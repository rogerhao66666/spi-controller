==> flow/design.v <==
module spi_controller
#(
	parameter SPI_MODE = 0,
	parameter DATA_BW = 8,
	parameter CLK_PER_HALF_BIT = 2
)
(
	input i_clk,
	input i_rstn,
	input i_tx_en,
	input [DATA_BW-1:0] i_tx_data,
	output o_tx_ready,
	output o_rx_ack,
	output [DATA_BW-1:0] o_rx_data,
	output spi_sclk,
	input spi_miso,
	output spi_mosi,
	output spi_cs
);
localparam CNT_BW = $clog2(DATA_BW);
localparam S_IDLE = 0;
localparam S_START = 1;
localparam S_SHIFT = 2;
localparam S_END = 3;
reg [3:0] state;
wire clk, rstn;
wire tx_en, tx_ready;
wire [DATA_BW-1:0] tx_data;
reg rx_ack;
reg cs;
wire CPOL, CPHA;
reg [$clog2(CLK_PER_HALF_BIT*2)-1:0] spi_clk_cnt;
reg spi_clk;
reg spi_clk_leading_edge;
reg spi_clk_trailing_edge;
reg [4:0] spi_clk_edge_cnt;
reg spi_clk_en;
reg spi_clk_cnt_reset;
reg o_spi_clk;
reg shift, load;
reg [CNT_BW-1:0] sft_cnt;
reg [DATA_BW:0] data_sft_reg;
reg [DATA_BW-1:0] data_mem;
assign clk = i_clk;
assign rstn = i_rstn;
assign tx_en = i_tx_en;
assign tx_data = i_tx_data;
assign o_tx_ready = tx_ready;
assign o_rx_data = data_mem;
assign o_rx_ack = rx_ack;
assign spi_sclk = o_spi_clk;
assign spi_mosi = data_sft_reg[DATA_BW];
assign spi_cs = cs;
assign CPOL = (SPI_MODE == 2) || (SPI_MODE == 3);
assign CPHA = (SPI_MODE == 1) || (SPI_MODE == 3);
assign tx_ready = (state[S_IDLE]) ? 1'b1 : 1'b0;
always @(posedge clk or negedge rstn) begin
	if (~rstn) begin
		spi_clk_cnt <= 0;
		spi_clk <= CPOL;
		spi_clk_leading_edge <= 1'b0;
		spi_clk_trailing_edge <= 1'b0;
	end
	else begin
		spi_clk_leading_edge <= 1'b0;
		spi_clk_trailing_edge <= 1'b0;
		if (spi_clk_cnt_reset) begin
			spi_clk_edge_cnt <= 16;
			spi_clk_cnt <= 0;
		end
		else if (spi_clk_en) begin
			if (spi_clk_cnt == CLK_PER_HALF_BIT*2-1) begin
				spi_clk_edge_cnt <= spi_clk_edge_cnt - 1'b1;
				spi_clk_trailing_edge <= 1'b1;
				spi_clk_cnt <= 0;
				spi_clk <= ~spi_clk;
			end
			else if (spi_clk_cnt == CLK_PER_HALF_BIT-1) begin
				spi_clk_edge_cnt <= spi_clk_edge_cnt - 1'b1;
				spi_clk_leading_edge <= 1'b1;
				spi_clk_cnt <= spi_clk_cnt + 1'b1;
				spi_clk <= ~spi_clk;
			end
			else begin
				spi_clk_cnt <= spi_clk_cnt + 1'b1;
			end
		end
		else begin
			spi_clk <= CPOL;
		end
	end
end
always @(posedge clk or negedge rstn) begin
	if (~rstn) begin
		state <= 4'b0;
		state[S_IDLE] <= 1'b1;
		cs <= 1'b1;
		load <= 1'b0;
		shift <= 1'b0;
		spi_clk_cnt_reset <= 1'b0;
		spi_clk_en <= 1'b0;
	end
	else begin
		state <= 4'b0;
		case(1'b1)
			state[S_IDLE]: begin
				if (tx_en) begin
					state[S_START] <= 1'b1;
					spi_clk_cnt_reset <= 1'b1;
					load <= 1'b1;
					cs <= 1'b0;
				end
				else begin
					state[S_IDLE] <= 1'b1;
					cs <= 1'b1;
				end
			end
			state[S_START]: begin
				state[S_SHIFT] <= 1'b1;
				load <= 1'b0;
				shift <= 1'b1;
				spi_clk_en <= 1'b1;
				spi_clk_cnt_reset <= 1'b0;
			end
			state[S_SHIFT]: begin
				if (spi_clk_edge_cnt == 0) begin
					state[S_END] <= 1'b1;
					shift <= 1'b0;
					spi_clk_en <= 1'b0;
				end
				else begin
					state[S_SHIFT] <= 1'b1;
				end
			end
			state[S_END]: begin
				cs <= 1'b1;
				state[S_IDLE] <= 1'b1;
			end
			default: begin
				state <= 4'b0;
				state[S_IDLE] <= 1'b1;
				cs <= 1'b1;
				load <= 1'b0;
				shift <= 1'b0;
				spi_clk_cnt_reset <= 1'b0;
				spi_clk_en <= 1'b0;
			end
		endcase
	end
end
always @(posedge clk or negedge rstn) begin
	if (~rstn) begin
		data_sft_reg <= {(DATA_BW+1){1'b0}};
	end
	else if (load) begin
		if (~CPHA) begin
			data_sft_reg[1+:DATA_BW] <= tx_data;
		end
		else begin
			data_sft_reg[0+:DATA_BW] <= tx_data;
		end
	end
	else if (shift) begin
		if ((spi_clk_leading_edge & CPHA) | (spi_clk_trailing_edge & ~CPHA)) begin
			data_sft_reg <= {data_sft_reg[0+:DATA_BW], 1'b0};
		end
	end
end
always @(posedge clk or negedge rstn) begin
	if (~rstn) begin
		data_mem <= {DATA_BW{1'b0}};
		sft_cnt <= {CNT_BW{1'b0}};
		rx_ack <= 1'b0;
	end
	else if (load) begin
		sft_cnt <= DATA_BW-1;
	end
	else if (shift) begin
		if ((spi_clk_leading_edge & ~CPHA) | (spi_clk_trailing_edge & CPHA)) begin
			data_mem <= {data_mem[0+:(DATA_BW-1)], spi_miso};
			sft_cnt <= sft_cnt - 1'b1;
			if (sft_cnt == 0) begin
				rx_ack <= 1'b1;
			end
			else begin
				rx_ack <= 1'b0;
			end
		end
		else begin
			rx_ack <= 1'b0;
		end
	end
	else begin
		rx_ack <= 1'b0;
	end
end
always @(posedge clk or negedge rstn) begin
	if (~rstn) begin
		o_spi_clk <= 1'b0;
	end
	else begin
		o_spi_clk <= spi_clk;
	end
end
endmodule
From RTL to reports: spi_controller
The steps from the RTL of spi_controller to its reports follow in flow order. Line numbers count from 1 in the design file above. Operators carry their Yosys type and port widths (W data, S select, Z words). Cell names lack the library's common part. A cell with -- has no value.

Top module: spi_controller. Clock input: i_clk. Cell library: sky130hd. Library corner: tt_025C_1v80.

Word level
Counts by Yosys on the flattened word-level netlist (proc, flatten, opt, wreduce; memories kept). Register bits leave out memories and registers merged into their read ports (data or address). Print and check cells are left out. Cells with the same type and inputs are merged into one.

Register bits: 39. The entry for input port bits reads 12. For output and inout bits the number is 13. The entry for elaborated cells reads 103.

$add $sub $neg: 3. For equality and inequality tests the number is 10. Under multiplexer cells stands 57. Under bitwise gates (word level) stands 3. The figure for reductions and logical operators is 15.

Operator list (number): $mux W1 (45); $mux W7 (3); $reduce_and A3 Y1 (5); $mux W5 (3); $ne A3 B3 Y1 const B (3); $mux W3 (3); $reduce_and A2 Y1 (4); $ne A2 B2 Y1 const B (3); $reduce_bool A2 Y1 (3); $mux W2 (3); $sub A5 B1 Y5 const B (1); $logic_not A5 Y1 (1); $not A1 Y1 (3); $sub A3 B1 Y3 const B (1); $ne A3 B1 Y1 const B (1); $ne A3 B2 Y1 const B (1); $logic_not A3 Y1 (1); $reduce_bool A3 Y1 (1); $add A2 B1 Y2 const B (1); $eq A2 B1 Y1 const B (1); $eq A2 B2 Y1 const B (1).

Depth
Longest topological path by Yosys (ltp), each cell counted once; first at word level (registers and memories cut), then after technology mapping (sequential cells cut; the memories' decode and read muxes count).

Depth after elaboration: 5. Under ABC_AREA stands 0. For gate-level depth with buffers the number is 5. The entry for mapped depth without buffers reads 5.

Mapped cells and area
Source: synth_stat.txt of the flow (Yosys; design flattened, memories mapped). It holds for the ABC_AREA given above (unset counts as 0); a run with the other value may have another netlist. Totals and module areas in this step are rounded.

Cell types: dfrtp_1 (number 31, total area 775.744 µm²); edfxtp_1 (number 5, total area 150.144 µm²); mux2_2 (number 8, total area 90.086 µm²); mux2i_1 (number 7, total area 70.067 µm²); ha_1 (number 5, total area 62.56 µm²); o21ai_0 (number 11, total area 55.053 µm²); dfstp_2 (number 2, total area 52.55 µm²); nand2_1 (number 14, total area 52.55 µm²); nor2_1 (number 12, total area 45.043 µm²); nand2b_1 (number 5, total area 31.28 µm²); inv_1 (number 8, total area 30.029 µm²); a21oi_1 (number 4, total area 20.019 µm²); and2_1 (number 3, total area 18.768 µm²); xnor2_1 (number 2, total area 17.517 µm²); a211oi_1 (number 2, total area 15.014 µm²); clkbuf_1 (number 4, total area 15.014 µm²); o211ai_1 (number 2, total area 15.014 µm²); or4b_4 (number 1, total area 13.763 µm²).

Other cell types: 15; their cells: 16.

The figure for cells in the netlist is 142. The figure for mapped area is 1643 µm². For sequential part of the area the number is 978.4 µm². Mapped flip-flops: 38. The figure for buffer cells is 5.

Path before layout
OpenSTA on the mapped netlist: ideal clock, no wires. The path of least setup slack (recovery checks aside). Input and output delay are each 20% of the period. Register names are those of the netlist, which keeps one name where synthesis merged equal registers.

Path type: flip-flop to flip-flop. Start: reg spi_clk_edge_cnt[0]. End: reg spi_clk_en. The figure for clock period is 1380 ps. For library setup time the number is 137 ps. Under time at the first pin stands 0 ps. Arrival time: 1303 ps. The entry for required time reads 1243 ps. Under path slack stands -59 ps. The figure for delay of the path is 1440 ps. Under stages on the path stands 6. For buffers on the path the number is 0. The figure for synthesis period reached is 1439 ps.

"delay of the path" is the arrival time less input delay plus setup time. "stages on the path" counts driving pins, that of a launching flip-flop among them; a cell with two outputs on the path counts twice. "synthesis period reached" = period - worst setup slack (recovery checks aside). The figure is calculated, with input and output delays left at 20% of the set period. The rows between start and end are the longest chain of elaborated cells between them; the timing report does not say that the signal goes this way. Where chains are equally long, one stands for them. Each line given opens the expression or statement behind the cell; cells for indexed reads and writes are added by Yosys, which also makes memories of some case tables. A register here has more assigning lines than the two given.

Cells stage by stage: edfxtp_1 inv_1 ha_1 or4b_4 o211ai_2 o211ai_1. Cells in the longest elaborated chain: 4. The figure for elaborated cells on any way between the ends is 6. The entry for source lines of those cells reads 2. Those cells by class: eq/ne: 1; mux: 3; reduce/logical: 2.

Ends and longest elaborated chain, post-synthesis: start, declared (line 36) `reg [4:0] spi_clk_edge_cnt;`; start, assigned (line 73) `spi_clk_edge_cnt <= spi_clk_edge_cnt - 1'b1;`; start, assigned (line 79) `spi_clk_edge_cnt <= spi_clk_edge_cnt - 1'b1;`; $logic_not A5 Y1 (line 126) `if (spi_clk_edge_cnt == 0) begin`; $mux W1 (line 126); $mux W1 x2 (line 105) `case(1'b1)`; end, assigned (line 101) `spi_clk_en <= 1'b0;`; end, assigned (line 122) `spi_clk_en <= 1'b1;`; end, declared (line 37) `reg spi_clk_en;`.

Path in the finished layout
Path of least setup slack in the final report of entry B (OpenROAD, finished layout, wires in). Where an end is a register, its clock arrival counts in the times. The report prints the path's times to 10 ps; the period is as set.

Path type: flip-flop to flip-flop. Start: reg spi_clk_edge_cnt[1]. End: reg spi_clk_en. The figure for clock period is 1310 ps. For library setup time the number is 120 ps. Under time at the first pin stands 290 ps. Arrival time: 1670 ps. The entry for required time reads 1480 ps. Under path slack stands -190 ps. Under stages on the path stands 6. For buffers on the path the number is 0.

The rows between start and end are the longest chain of elaborated cells between them; the timing report does not say that the signal goes this way. Where chains are equally long, one stands for them. A register here has more assigning lines than the two given.

Cells stage by stage: edfxtp_1 inv_1 ha_1 or4b_4 o211ai_2 o211ai_1. Cells in the longest elaborated chain: 4. The figure for elaborated cells on any way between the ends is 6. The entry for source lines of those cells reads 2. Those cells by class: eq/ne: 1; mux: 3; reduce/logical: 2.

Ends and longest elaborated chain, after layout: start, declared (line 36) `reg [4:0] spi_clk_edge_cnt;`; start, assigned (line 73) `spi_clk_edge_cnt <= spi_clk_edge_cnt - 1'b1;`; start, assigned (line 79) `spi_clk_edge_cnt <= spi_clk_edge_cnt - 1'b1;`; $logic_not A5 Y1 (line 126) `if (spi_clk_edge_cnt == 0) begin`; $mux W1 (line 126); $mux W1 x2 (line 105) `case(1'b1)`; end, assigned (line 101) `spi_clk_en <= 1'b0;`; end, assigned (line 122) `spi_clk_en <= 1'b1;`; end, declared (line 37) `reg spi_clk_en;`.

Subject: flow runs of spi_controller

Hi,

Record of 2 stored runs of the RTL-to-layout flow on spi_controller, platform sky130hd. The runs are unordered. Constraints: input delay and output delay 20% of the set period each, output load 0.01 pF. "achieved period" means the clock period less the worst setup slack. The figure is calculated, with input and output delays left at 20% of the set period. By "worst path time" is meant the share of the clock period that the worst setup path is allowed (20% is reserved at inputs, 20% at outputs), minus its slack. Clock arrival times at its registers enter into it. "power" rests on the timing tool's default activity at the inputs, not on a simulated workload. "worst path time" is known to 10 ps. Measured values are rounded.

Files of entry A:
==> flow/run.sh <==
#!/bin/bash
# the make line also repeats the synthesis and layout settings of config.mk as NAME=value (left out here)
make -C /OpenROAD-flow-scripts/flow DESIGN_CONFIG=/design/flow/config.mk WORK_HOME=/design/flow/orfs CLKGATE_MAP_FILE= finish
==> flow/config.mk <==
export PLATFORM = sky130hd
export DESIGN_NAME = spi_controller
export DESIGN_NICKNAME = spi_controller
export VERILOG_FILES = /design/flow/design.v
export SDC_FILE = /design/flow/constraint.sdc
export NUM_CORES = 4
export LEC_CHECK = 0
export ABC_AREA = 1
export CAP_MARGIN = 20
export CELL_PAD_IN_SITES_GLOBAL_PLACEMENT = 2
export CORE_MARGIN = 6
export CORE_UTILIZATION = 47
export GPL_TIMING_DRIVEN = 0
export MAX_ROUTING_LAYER = met5
export PLACE_DENSITY_LB_ADDON = 0.09
export SETUP_SLACK_MARGIN = 0.19
export SLEW_MARGIN = 5
==> flow/constraint.sdc <==
create_clock -name core_clock -period 1.53 [get_ports {i_clk}]
set_input_delay 0.3060 -clock core_clock [delete_from_list [all_inputs] [get_ports {i_clk}]]
set_output_delay 0.3060 -clock core_clock [all_outputs]
set_load 0.01 [all_outputs]

Outcome of entry A: no results, placement failed with FLW-0024.

Files of entry B:
==> flow/run.sh <==
#!/bin/bash
# the make line also repeats the synthesis and layout settings of config.mk as NAME=value (left out here)
make -C /OpenROAD-flow-scripts/flow DESIGN_CONFIG=/design/flow/config.mk WORK_HOME=/design/flow/orfs CLKGATE_MAP_FILE= finish
==> flow/config.mk <==
export PLATFORM = sky130hd
export DESIGN_NAME = spi_controller
export DESIGN_NICKNAME = spi_controller
export VERILOG_FILES = /design/flow/design.v
export SDC_FILE = /design/flow/constraint.sdc
export NUM_CORES = 4
export LEC_CHECK = 0
export CAP_MARGIN = 20
export CORE_MARGIN = 2
export CORE_UTILIZATION = 40
export SLEW_MARGIN = 20
==> flow/constraint.sdc <==
create_clock -name core_clock -period 1.31 [get_ports {i_clk}]
set_input_delay 0.2620 -clock core_clock [delete_from_list [all_inputs] [get_ports {i_clk}]]
set_output_delay 0.2620 -clock core_clock [all_outputs]
set_load 0.01 [all_outputs]

Results of entry B. The measured Yosys chip area after synthesis is 1,643 µm². The die area stands at 4,636 µm². The standard-cell area after layout reads 2,163 µm². The utilization after layout comes to 0.545. The measured smallest setup slack is -188 ps. The setup total negative slack comes to -504 ps. For the lowest hold slack the run shows 428 ps. The power comes to 3,971 µW. The achieved period comes to 1,498 ps. The measured worst path time is 1,500 ps. Worst path kind: flip-flop to flip-flop.

Regards
